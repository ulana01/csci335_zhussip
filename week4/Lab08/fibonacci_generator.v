==> flow/design.v <==
module fibonacci_generator(input clk, input rst, input enable, output reg [31:0] fib_out);
reg [31:0] fib_prev1;
reg [31:0] fib_prev2;
always @(posedge clk or posedge rst) begin
	if(rst) begin
	fib_prev1 <= 32'd1;
	fib_prev2 <= 32'd0;
	fib_out <= 32'd0;
	end else if (enable) begin
	fib_out <=fib_prev1+fib_prev2;
	fib_prev2 <= fib_prev1;
	fib_prev1 <= fib_out;
end
end
endmodule
# Step by step through the tools: fibonacci_generator
# What the tools print for fibonacci_generator, step after step.
# Line numbers count from 1 in the design file above.
# Operators: Yosys type, input widths -> output width; for muxes data width and select width s.
# Library cell names are shortened.
# A cell with - has no value.
# design
top_module	fibonacci_generator
clock	clk
lib	sky130hd
pvt_corner	tt_025C_1v80

# After elaboration
# Counts by Yosys on the flattened word-level netlist (proc, flatten, opt, wreduce; memories kept). Register bits leave out memories and registers merged into their read ports (data or address); mux counts leave out enables and synchronous resets folded into registers. Print and check cells are left out. Cells with the same type and inputs are merged into one.
# word_totals
register_bits	96
input_bits	3
output_inout_bits	32
# op_classes
n_addsub	1
# op_table
operator	n
$add 32x32->32	1

# Logic depth
# Yosys ltp: most cells in a row. Word level: on the elaborated netlist, between registers, memories and ports. Mapped: between sequential cells and ports; inverters and the memories' decode and read muxes count.
# logic_depth
depth_word	1
ABC_AREA	0
depth_mapped	10
mapped_depth_nobuf	10

# Mapped cells and area
# Yosys stat after the flow's synthesis: flattened, memories mapped to cells. It holds for the ABC_AREA given above (unset counts as 0); a run with the other value may have another netlist.
# Totals and module areas in this step are rounded.
# by_type
cell_type	n
dfrtp_1	95
mux2_2	90
ha_1	31
xnor2_1	21
a21oi_1	31
a21o_1	12
o21ai_0	15
nand2_1	19
nand3_1	13
xor2_1	6
nor2_1	13
and3_1	7
inv_1	11
clkbuf_1	9
a31oi_1	5
a211oi_1	4
o21a_1	4
a211o_1	3
# Not listed: further types 29, cells in them 46.
# synth_totals
cell_count	435
mapped_area_um2	5150
seqArea_um2	2400
ff_cells	96
buf_cells	17

# Path before layout
# Source: OpenSTA report_checks on the synthesized netlist (no wires, ideal clock, input and output delay 20% of the period each), path of least setup slack; recovery checks are left aside. Register names are those of the netlist, which keeps one name where synthesis merged equal registers.
# synth_path
path_kind	register -> register
from	register fib_prev1[0]
to	register fib_out[28]
clock_period_ns	3.04
setup_ns	0.125
t_arrival_ns	2.636
path_slack_ns	0.279
path_delay_ns	2.761
path_stages	11
path_buffers	0
synth_period_reached_ns	2.761
# "path_delay_ns" = arrival - input delay + setup time.
# "path_stages" counts driving pins, that of a launching flip-flop among them; a cell with two outputs on the path counts twice.
# "synth_period_reached_ns" = period - worst setup slack (recovery checks aside). The figure is calculated, with input and output delays left at 20% of the set period.
# The rows between start and end are the longest chain of elaborated cells between them; the timing report does not say that the signal goes this way. Where chains are equally long, one stands for them.
# A line is the first line of the expression or statement that the cell stems from. Yosys adds cells for indexed reads and writes and turns some case tables into memories.
# synth_via
path_cell_list	dfstp_2 ha_1 fa_1 a21o_1 a221oi_4 o21ai_2 a221oi_2 o31ai_2 a311oi_2 xnor2_1 mux2_2
elab_chain_len	1
# synth_rtl
item	line_no	text
start: declaration	2	reg [31:0] fib_prev1;
start: assignment	6	fib_prev1 <= 32'd1;
start: assignment	12	fib_prev1 <= fib_out;
$add 32x32->32	10	fib_out <=fib_prev1+fib_prev2;
end: assignment	8	fib_out <= 32'd0;
end: assignment	10
end: declaration	1	module fibonacci_generator(input clk, input rst, input enable, output reg [31:0] fib_out);

# Worst path after layout
# From the final timing report of entry B: the path of least setup slack in the routed layout; clock arrival at registers is part of the times.
# layout_path
path_kind	register -> register
from	register fib_prev2[0]
to	register fib_out[28]
clock_period_ns	2.99
setup_ns	0.11
t_arrival_ns	3.03
path_slack_ns	0.20
path_stages	11
path_buffers	0
# The rows between start and end are the longest chain of elaborated cells between them; the timing report does not say that the signal goes this way. Where chains are equally long, one stands for them.
# layout_via
path_cell_list	dfrtp_1 ha_2 fa_2 a21o_1 a221oi_4 o21ai_2 a221oi_4 o31ai_4 a311oi_2 xnor2_1 mux2_2
elab_chain_len	1
# layout_rtl
item	line_no	text
start: declaration	3	reg [31:0] fib_prev2;
start: assignment	7	fib_prev2 <= 32'd0;
start: assignment	11	fib_prev2 <= fib_prev1;
$add 32x32->32	10	fib_out <=fib_prev1+fib_prev2;
end: assignment	8	fib_out <= 32'd0;
end: assignment	10
end: declaration	1	module fibonacci_generator(input clk, input rst, input enable, output reg [31:0] fib_out);

Add stored flow runs of fibonacci_generator

Record of 2 stored runs of the RTL-to-layout flow on fibonacci_generator, platform sky130hd. The runs are unordered. Constraints: input delay and output delay 20% of the set period each, output load 0.01 pF.
"period_reached_ns": clock period set for the run, less the worst setup slack. It is reckoned from that one timing run; input and output delays stay at 20% of the period that was set.
By "worst_setup_path_time_ns" is meant the share of the clock period that the worst setup path is allowed (20% is reserved at inputs, 20% at outputs), minus its slack. Clock arrival times at its registers enter into it.
"totalPower_mw" is the tool's figure for a default switching activity; nothing was simulated.
The results are shown rounded.

Entry A, flow files:
==> flow/run.sh <==
#!/bin/bash
# the make line also repeats the synthesis and layout settings of config.mk as NAME=value (left out here)
make -C /OpenROAD-flow-scripts/flow DESIGN_CONFIG=/design/flow/config.mk WORK_HOME=/design/flow/orfs CLKGATE_MAP_FILE= finish
==> flow/config.mk <==
export PLATFORM = sky130hd
export DESIGN_NAME = fibonacci_generator
export DESIGN_NICKNAME = fibonacci_generator
export VERILOG_FILES = /design/flow/design.v
export SDC_FILE = /design/flow/constraint.sdc
export NUM_CORES = 4
export LEC_CHECK = 0
export CAP_MARGIN = 20
export CELL_PAD_IN_SITES_GLOBAL_PLACEMENT = 0
export CORE_ASPECT_RATIO = 0.85
export CORE_MARGIN = 4
export CORE_UTILIZATION = 69
export MAX_ROUTING_LAYER = met5
export MIN_ROUTING_LAYER = met2
export PLACE_DENSITY_LB_ADDON = 0.11
export SETUP_SLACK_MARGIN = 0.23
export SLEW_MARGIN = 20
==> flow/constraint.sdc <==
create_clock -name core_clock -period 1.8 [get_ports {clk}]
set_input_delay 0.3600 -clock core_clock [delete_from_list [all_inputs] [get_ports {clk}]]
set_output_delay 0.3600 -clock core_clock [all_outputs]
set_load 0.01 [all_outputs]

Entry A: no final report: clock tree synthesis broke off with DPL-0033

Entry B, flow files:
==> flow/run.sh <==
#!/bin/bash
# the make line also repeats the synthesis and layout settings of config.mk as NAME=value (left out here)
make -C /OpenROAD-flow-scripts/flow DESIGN_CONFIG=/design/flow/config.mk WORK_HOME=/design/flow/orfs CLKGATE_MAP_FILE= finish
==> flow/config.mk <==
export PLATFORM = sky130hd
export DESIGN_NAME = fibonacci_generator
export DESIGN_NICKNAME = fibonacci_generator
export VERILOG_FILES = /design/flow/design.v
export SDC_FILE = /design/flow/constraint.sdc
export NUM_CORES = 4
export LEC_CHECK = 0
export CAP_MARGIN = 20
export CORE_MARGIN = 2
export CORE_UTILIZATION = 18
export SLEW_MARGIN = 20
==> flow/constraint.sdc <==
create_clock -name core_clock -period 2.99 [get_ports {clk}]
set_input_delay 0.5980 -clock core_clock [delete_from_list [all_inputs] [get_ports {clk}]]
set_output_delay 0.5980 -clock core_clock [all_outputs]
set_load 0.01 [all_outputs]

==> results of entry B, as CSV <==
result,value
synth_chip_area_um2,5150
hold_worst_slack_ns,0.512
totalPower_mw,5.32
die_area_um2,30000
worst_setup_path_time_ns,2.79
worst_path_kind,"register -> register"
period_reached_ns,2.790
post_route_stdcell_area_um2,6310
timing.setup.ws_ns,0.200
